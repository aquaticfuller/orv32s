==> flow/design.v <==
package libalu;
	parameter logic[1:0]   ASEL_RS1          = 2'b00;
	parameter logic[1:0]   ASEL_PC           = 2'b01;
	parameter logic[1:0]   ASEL_IM0          = 2'b10; 
	parameter logic[1:0]   ASEL_MULA         = 2'b11; 
	parameter logic[1:0]   BSEL_RS2          = 2'b00;
	parameter logic[1:0]   BSEL_IMM          = 2'b01;
	parameter logic[1:0]   BSEL_IM4          = 2'b10;  
	parameter logic[1:0]   BSEL_MULB         = 2'b11;  
	parameter logic[4:0]   ALU_ADD           = 5'b10000;
	parameter logic[4:0]   ALU_SUB           = 5'b10001;
	parameter logic[4:0]   ALU_JAL           = 5'b10010;
	parameter logic[4:0]   ALU_SLL           = 5'b01000;  
	parameter logic[4:0]   ALU_SRL           = 5'b01001;  
	parameter logic[4:0]   ALU_SRA           = 5'b01010;  
	parameter logic[4:0]   ALU_XOR           = 5'b00100;
	parameter logic[4:0]   ALU_OR            = 5'b00101;
	parameter logic[4:0]   ALU_AND           = 5'b00110;
	parameter logic[4:0]   ALU_SLT           = 5'b00010;  
	parameter logic[4:0]   ALU_SLTU          = 5'b00011;  
	parameter logic[4:0]   ALU_CMP           = 5'b00000;
	parameter logic[4:0]   ALU_CMPU          = 5'b00001;  
	parameter logic[1:0]   BRAN_GT           = 2'b00;
	parameter logic[1:0]   BRAN_LT           = 2'b01;
	parameter logic[1:0]   BRAN_EQ           = 2'b10;
	parameter logic[1:0]   BRAN_ERROR        = 2'b11;
endpackage
package libcsr;
typedef enum logic [1:0] {
	CSR_OP_READ,
	CSR_OP_WRITE,
	CSR_OP_SET,
	CSR_OP_CLEAR
} csr_op_e;
typedef enum logic[1:0] {
	PRIV_LVL_M = 2'b11,  
	PRIV_LVL_H = 2'b10,  
	PRIV_LVL_S = 2'b01,  
	PRIV_LVL_U = 2'b00   
} priv_lvl_e;
typedef enum logic[11:0] {
	CSR_MHARTID   = 12'hF14,
	CSR_MSTATUS   = 12'h300, 
	CSR_MISA      = 12'h301, 
	CSR_MTVEC     = 12'h305, 
	CSR_MSCRATCH  = 12'h340, 
	CSR_MEPC      = 12'h341, 
	CSR_MCAUSE    = 12'h342, 
	CSR_MTVAL     = 12'h343, 
	CSR_MCYCLE         = 12'hB00,
	CSR_MINSTRET       = 12'hB02,	
	CSR_MCYCLEH        = 12'hB80,
	CSR_MINSTRETH      = 12'hB82,
	CSR_CYCLE          = 12'hC00
} csr_add_e;
parameter int unsigned CSR_MSTATUS_MIE_BIT      = 3;  
parameter int unsigned CSR_MSTATUS_MPIE_BIT     = 7; 
parameter int unsigned CSR_MSTATUS_MPP_LBIT     = 11;
parameter int unsigned CSR_MSTATUS_MPP_HBIT     = 12;
parameter int unsigned CSR_MSTATUS_MPRV_BIT     = 17;
endpackage
package libdefine;
	parameter logic        ENABLE            = 1'b1;
	parameter logic        DISABLE           = 1'b0;
	parameter logic        RstEnable         = 1'b0;
	parameter logic        RstDisable        = 1'b1;
	parameter logic        ChipEnable        = 1'b1;
	parameter logic        ChipDisable       = 1'b0;
	parameter logic        PC4               = 1'b0; 
	parameter logic        PCALU             = 1'b1; 
	parameter logic [1:0]  L8                = 2'b00; 
	parameter logic [1:0]  L16               = 2'b01; 
	parameter logic [1:0]  L32               = 2'b10; 
	parameter logic [2:0]  REG_PC4           = 3'b000; 
	parameter logic [2:0]  REG_LOAD          = 3'b001; 
	parameter logic [2:0]  REG_MULDIV        = 3'b010; 
	parameter logic [2:0]  REG_CSR           = 3'b011; 
	parameter logic [2:0]  REG_ALU           = 3'b100; 
    parameter logic [1:0]  NO_EXCEP          = 2'b00;
    parameter logic [1:0]  INST_EXCEP        = 2'b01;
    parameter logic [1:0]  BUBBLE_EXCEP      = 2'b10;
	endpackage
package libopcode;
parameter logic [4:0] LUI    = 5'b01101;
parameter logic [4:0] AUIPC  = 5'b00101;
parameter logic [4:0] JAL    = 5'b11011;
parameter logic [4:0] JALR   = 5'b11001;
parameter logic [4:0] BRANCH = 5'b11000;
parameter logic [4:0] LOAD   = 5'b00000;
parameter logic [4:0] STORE  = 5'b01000;
parameter logic [4:0] OP_IMM = 5'b00100;
parameter logic [4:0] OP     = 5'b01100; 
parameter logic [4:0] FENCE  = 5'b00011;
parameter logic [4:0] SYSTEM = 5'b11100;         
parameter logic [4:0] CSR    = 5'b11100;
parameter logic [4:0] AMO    = 5'b01011;
parameter logic [4:0] BUBBLE = 5'b00000;
parameter logic [2:0] BEQ    = 3'b000;
parameter logic [2:0] BNE    = 3'b001;
parameter logic [2:0] BLT    = 3'b100;
parameter logic [2:0] BGE    = 3'b101;
parameter logic [2:0] BLTU   = 3'b110;
parameter logic [2:0] BGEU   = 3'b111;
parameter logic [2:0] LB     = 3'b000;
parameter logic [2:0] LH     = 3'b001;
parameter logic [2:0] LW     = 3'b010;
parameter logic [2:0] LBU    = 3'b100;
parameter logic [2:0] LHU    = 3'b101;
parameter logic [2:0] SB     = 3'b000;
parameter logic [2:0] SH     = 3'b001;
parameter logic [2:0] SW     = 3'b010;
parameter logic [2:0] ADDI     = 3'b000;
parameter logic [2:0] SLTI     = 3'b010;
parameter logic [2:0] SLTIU    = 3'b011;
parameter logic [2:0] XORI     = 3'b100;
parameter logic [2:0] ORI      = 3'b110;
parameter logic [2:0] ANDI     = 3'b111;
parameter logic [2:0] SLLI     = 3'b001;
parameter logic [2:0] SRLI_SRAI= 3'b101; 
parameter logic [2:0] ADD_SUB= 3'b000; 
parameter logic [2:0] SLL    = 3'b001;
parameter logic [2:0] SLT    = 3'b010;
parameter logic [2:0] SLTU   = 3'b011;
parameter logic [2:0] XOR    = 3'b100;
parameter logic [2:0] SRL_SRA= 3'b101; 
parameter logic [2:0] OR     = 3'b110;
parameter logic [2:0] AND    = 3'b111;
parameter logic [2:0] ECALL = 3'b000;
parameter logic [2:0] CSRRW = 3'b001;
parameter logic [2:0] CSRRS = 3'b010;
parameter logic [2:0] CSRRC = 3'b011;
parameter logic [2:0] CSRRWI= 3'b101;
parameter logic [2:0] CSRRSI= 3'b110;
parameter logic [2:0] CSRRCI= 3'b111;
parameter logic       ADD    = 1'b0; 
parameter logic       SUB    = 1'b1;
parameter logic       SRL    = 1'b0; 
parameter logic       SRA    = 1'b1; 
parameter logic [4:0] LR     = 5'b00010;
parameter logic [4:0] SC     = 5'b00011;
parameter logic [4:0] AMOSWAP= 5'b00001;
parameter logic [4:0] AMOADD = 5'b00000;
parameter logic [4:0] AMOXOR = 5'b00100;
parameter logic [4:0] AMOAND = 5'b01100;
parameter logic [4:0] AMOOR  = 5'b01000;
parameter logic [4:0] AMOMIN = 5'b10000;
parameter logic [4:0] AMOMAX = 5'b10100;
parameter logic [4:0] AMOMINU= 5'b11000;
parameter logic [4:0] AMOMAXU= 5'b11100;
parameter logic [4:0] MULDIV32 = 5'b01100; 
parameter logic [2:0] MULL     = 3'b000;  
parameter logic [2:0] MULH     = 3'b001;  
parameter logic [2:0] MULHSU   = 3'b010;  
parameter logic [2:0] MULHU    = 3'b011;  
parameter logic [2:0] DIV      = 3'b100;  
parameter logic [2:0] DIVU     = 3'b101;  
parameter logic [2:0] REM      = 3'b110;  
parameter logic [2:0] REMU     = 3'b111;  
parameter logic [4:0] LOAD_FP  = 5'b00001;	 
parameter logic [4:0] STORE_FP = 5'b01001;
parameter logic [4:0] FMADD    = 5'b10000;
parameter logic [4:0] FMSUB    = 5'b10001;
parameter logic [4:0] FNMSUB   = 5'b10010;
parameter logic [4:0] FNMADD   = 5'b10011;
parameter logic [4:0] OP_FP    = 5'b10100;
endpackage
import libdefine::*;
module im_access #(parameter DEPTH=16, parameter LINEWIDTH=64)  
		(
		input logic                    clk, 
		input logic                    rst,
		input logic [31:0]             rst_addr_i,
		input logic                    stall,
		input logic                    flush,
		input logic                    ld_line,     
        input logic [31:0]             inst_addr_flush_i,
		input logic                    inst_valid_i,
		inout logic                    is_rvc_i,
		output logic                   inst_req_o,	 
		output logic [31:0]            inst_addr_o,	 
        output logic [31:0]            pc_prev_o
		);
	logic [31:0]  pc;
    logic [31:0]  pc_prev_stage2;
    assign pc_prev_o = pc_prev_stage2;
	assign inst_addr_o = pc;
	logic  inst_re;
	assign inst_re = (rst == RstDisable) & ~stall & ~flush;
	always_ff @(posedge clk) begin
		if (rst == RstEnable) begin
			inst_req_o <= ChipDisable;
		end else begin
			inst_req_o <= ChipEnable;
		end
	end
	logic  pc_refresh_en;
	assign pc_refresh_en           = (inst_valid_i | flush) & ~stall;
	always_ff @(posedge clk) begin
		if(rst == RstEnable) begin
			pc              <=  rst_addr_i;
            pc_prev_stage2  <= pc;
        end
		else if (pc_refresh_en) begin   
			pc              <=  pc_next;
            pc_prev_stage2  <=  pc;
        end
	end
	logic [31:0]           pc_next;
	logic [31:0]           pc_adder;
	logic [31:0]           pc_addout;
	assign pc_adder  = is_rvc_i ? 32'h2 : 32'h4;
    assign pc_addout = pc + pc_adder;
    assign pc_next = flush ? inst_addr_flush_i : pc_addout;
endmodule
* Step by step through the tools: im_access
The steps from the RTL of im_access to its reports follow in flow order.
Lines are those of the file above, counted from 1.
A cell with n/a has no value.
- Top :: im_access
- Clock :: clk
- Standard-cell library :: sky130hd
- Timing corner :: tt_025C_1v80

* Elaborated design
Yosys after proc, flatten, opt, wreduce and memory -nomap, before mapping. Memory bits, and registers merged into a memory's read port (data or address), are not among the register bits. Print and check cells are not counted. Equal cells are merged and count once.
- Bitwise operators :: 3
- Mux-type cells :: 7
- $add $sub $neg :: 1
- Eq/ne operators :: 1
** Operators by type and width (number)
- 32-bit two-way mux :: 5
- 32-bit by 3-bit adder with 32-bit output :: 1
- 3-bit two-way mux :: 1
- 2-bit by 1-bit != test with 1-bit output with constant B :: 1
- 1-bit bitwise AND :: 1
- 1-bit OR :: 1
- 1-bit NOT :: 1
- 1-bit two-way mux :: 1
- Flip-flop bits (word level) :: 65
- Output and inout port bits :: 66
- Cells after elaboration :: 15
- Bits of input ports :: 70

* Longest topological paths
Depth = most cells in a row (Yosys ltp): at word level without a register or memory, in the mapped netlist without a sequential cell, where the memories' decode and read muxes count.
- Depth in word-level cells :: 5
- ABC_AREA :: 0
- Gate-level depth with buffers :: 8
- Depth with buffers taken out :: 8

* Netlist
Source: synth_stat.txt of the flow (Yosys; design flattened, memories mapped). It holds for the ABC_AREA given above (unset counts as 0); a run with the other value may have another netlist.
** Cells by type
- sky130_fd_sc_hd__edfxtp_1 :: number 64, area in all 1.92E+03 sq um
- sky130_fd_sc_hd__xnor2_1 :: number 15, area in all 131.376 sq um
- sky130_fd_sc_hd__a21oi_1 :: number 25, area in all 125.12 sq um
- sky130_fd_sc_hd__nor2b_1 :: number 19, area in all 118.864 sq um
- sky130_fd_sc_hd__o21ai_1 :: number 22, area in all 110.106 sq um
- sky130_fd_sc_hd__xor2_1 :: number 10, area in all 87.584 sq um
- sky130_fd_sc_hd__nor4_2 :: number 5, area in all 62.56 sq um
- sky130_fd_sc_hd__inv_1 :: number 16, area in all 60.058 sq um
- sky130_fd_sc_hd__nand3_1 :: number 12, area in all 60.058 sq um
- sky130_fd_sc_hd__nand4_1 :: number 8, area in all 50.048 sq um
- sky130_fd_sc_hd__o21ai_0 :: number 10, area in all 50.048 sq um
- sky130_fd_sc_hd__o22ai_1 :: number 8, area in all 50.048 sq um
- sky130_fd_sc_hd__nor2_1 :: number 13, area in all 48.797 sq um
- sky130_fd_sc_hd__nand2_1 :: number 11, area in all 41.29 sq um
- sky130_fd_sc_hd__clkbuf_1 :: number 9, area in all 33.782 sq um
- sky130_fd_sc_hd__and3_1 :: number 4, area in all 25.024 sq um
- sky130_fd_sc_hd__ha_1 :: number 2, area in all 25.024 sq um
- sky130_fd_sc_hd__nor4_1 :: number 4, area in all 25.024 sq um
Not listed: further types 19, cells in them 25.
- Cell area after synthesis :: 3241.9 sq um
- Buffer cells :: 12
- Standard cells after synthesis :: 282
- Area of sequential cells :: 1941.9 sq um
- Mapped flip-flops :: 65

* Timing after synthesis
OpenSTA on the mapped netlist: ideal clock, no wires. The path of least setup slack (recovery checks aside). Input and output delay are each 20% of the period. Register names are those of the netlist, which keeps one name where synthesis merged equal registers.
- Kind :: input port to flip-flop
- Start point :: in flush
- End point :: reg pc[10]
- Stages :: 4
- Launch time at the first pin :: 0.960 ns
- Required time :: 4.309 ns
- Library setup time :: 0.491 ns
- Path delay :: 3.974 ns
- Path slack :: -0.134 ns
- Arrival time :: 4.443 ns
- External input delay :: 0.960 ns
- Clock period :: 4.8 ns
- Synthesis period reached :: 4.934 ns
"path delay" = arrival - input delay + setup time.
"stages" counts driving pins, that of a launching flip-flop among them; a cell with two outputs on the path counts twice.
"synthesis period reached" is the clock period less the worst setup slack; recovery checks do not enter. This is arithmetic on one report: input and output delays are still those of the set period (20% each).
The rows between start and end are the longest chain of elaborated cells between them; the timing report does not say that the signal goes this way. Where chains are equally long, one stands for them.
A line is the first line of the expression or statement that the cell stems from. Yosys adds cells for indexed reads and writes and turns some case tables into memories.
The path ends at the enable pin of a flip-flop; only ways to that pin are counted.
- Cells stage by stage :: sky130_fd_sc_hd__clkbuf_1 sky130_fd_sc_hd__buf_1 sky130_fd_sc_hd__nor2_1 sky130_fd_sc_hd__o21ai_1
- Cells in the longest elaborated chain :: 3
- Elaborated cells between the ends (all ways) :: 3
- Source lines of those cells :: 1
** Ends and longest elaborated chain, post-synthesis
- start, declared :: RTL line 174 : input logic flush,
- 1-bit OR :: RTL line 197 : assign pc_refresh_en = (inst_valid_i | flush) & ~stall;
- 1-bit bitwise AND :: RTL line 197
- 2-bit by 1-bit != test with 1-bit output
- end, assigned :: RTL line 200 : pc <= rst_addr_i;
- end, assigned :: RTL line 204 : pc <= pc_next;
- end, declared :: RTL line 183 : logic [31:0] pc;

FLOW RESULTS
============

Settings of 2 stored flow runs for module im_access (sky130hd), not sorted in any way. The constraints put input and output delay at 20% of the set period each and load the outputs with 0.01 pF.

* Run A
** Files
==> flow/run.sh <==
#!/bin/bash
# the make line also repeats the synthesis and layout settings of config.mk as NAME=value (left out here)
make -C /OpenROAD-flow-scripts/flow DESIGN_CONFIG=/design/flow/config.mk WORK_HOME=/design/flow/orfs CLKGATE_MAP_FILE= finish
==> flow/config.mk <==
export PLATFORM = sky130hd
export DESIGN_NAME = im_access
export DESIGN_NICKNAME = im_access
export VERILOG_FILES = /design/flow/design.v
export SDC_FILE = /design/flow/constraint.sdc
export NUM_CORES = 4
export LEC_CHECK = 0
export CAP_MARGIN = 20
export CELL_PAD_IN_SITES_DETAIL_PLACEMENT = 0
export CELL_PAD_IN_SITES_GLOBAL_PLACEMENT = 1
export CORE_MARGIN = 10
export CORE_UTILIZATION = 62
export CTS_CLUSTER_DIAMETER = 330
export GPL_ROUTABILITY_DRIVEN = 1
export MAX_ROUTING_LAYER = met5
export MIN_ROUTING_LAYER = met1
export PLACE_DENSITY = 0.82
export SLEW_MARGIN = 20
export TNS_END_PERCENT = 25
==> flow/constraint.sdc <==
create_clock -name core_clock -period 4.18 [get_ports {clk}]
set_input_delay 0.8360 -clock core_clock [delete_from_list [all_inputs] [get_ports {clk}]]
set_output_delay 0.8360 -clock core_clock [all_outputs]
set_load 0.01 [all_outputs]
** Results
Not finished: placement ended with error GPL-0301.

* Run B
** Files
==> flow/run.sh <==
#!/bin/bash
# the make line also repeats the synthesis and layout settings of config.mk as NAME=value (left out here)
make -C /OpenROAD-flow-scripts/flow DESIGN_CONFIG=/design/flow/config.mk WORK_HOME=/design/flow/orfs CLKGATE_MAP_FILE= finish
==> flow/config.mk <==
export PLATFORM = sky130hd
export DESIGN_NAME = im_access
export DESIGN_NICKNAME = im_access
export VERILOG_FILES = /design/flow/design.v
export SDC_FILE = /design/flow/constraint.sdc
export NUM_CORES = 4
export LEC_CHECK = 0
export CAP_MARGIN = 20
export CORE_MARGIN = 2
export CORE_UTILIZATION = 40
export SLEW_MARGIN = 20
==> flow/constraint.sdc <==
create_clock -name core_clock -period 5.49 [get_ports {clk}]
set_input_delay 1.0980 -clock core_clock [delete_from_list [all_inputs] [get_ports {clk}]]
set_output_delay 1.0980 -clock core_clock [all_outputs]
set_load 0.01 [all_outputs]
** Results
Not finished: routing ended with error RSZ-0074.
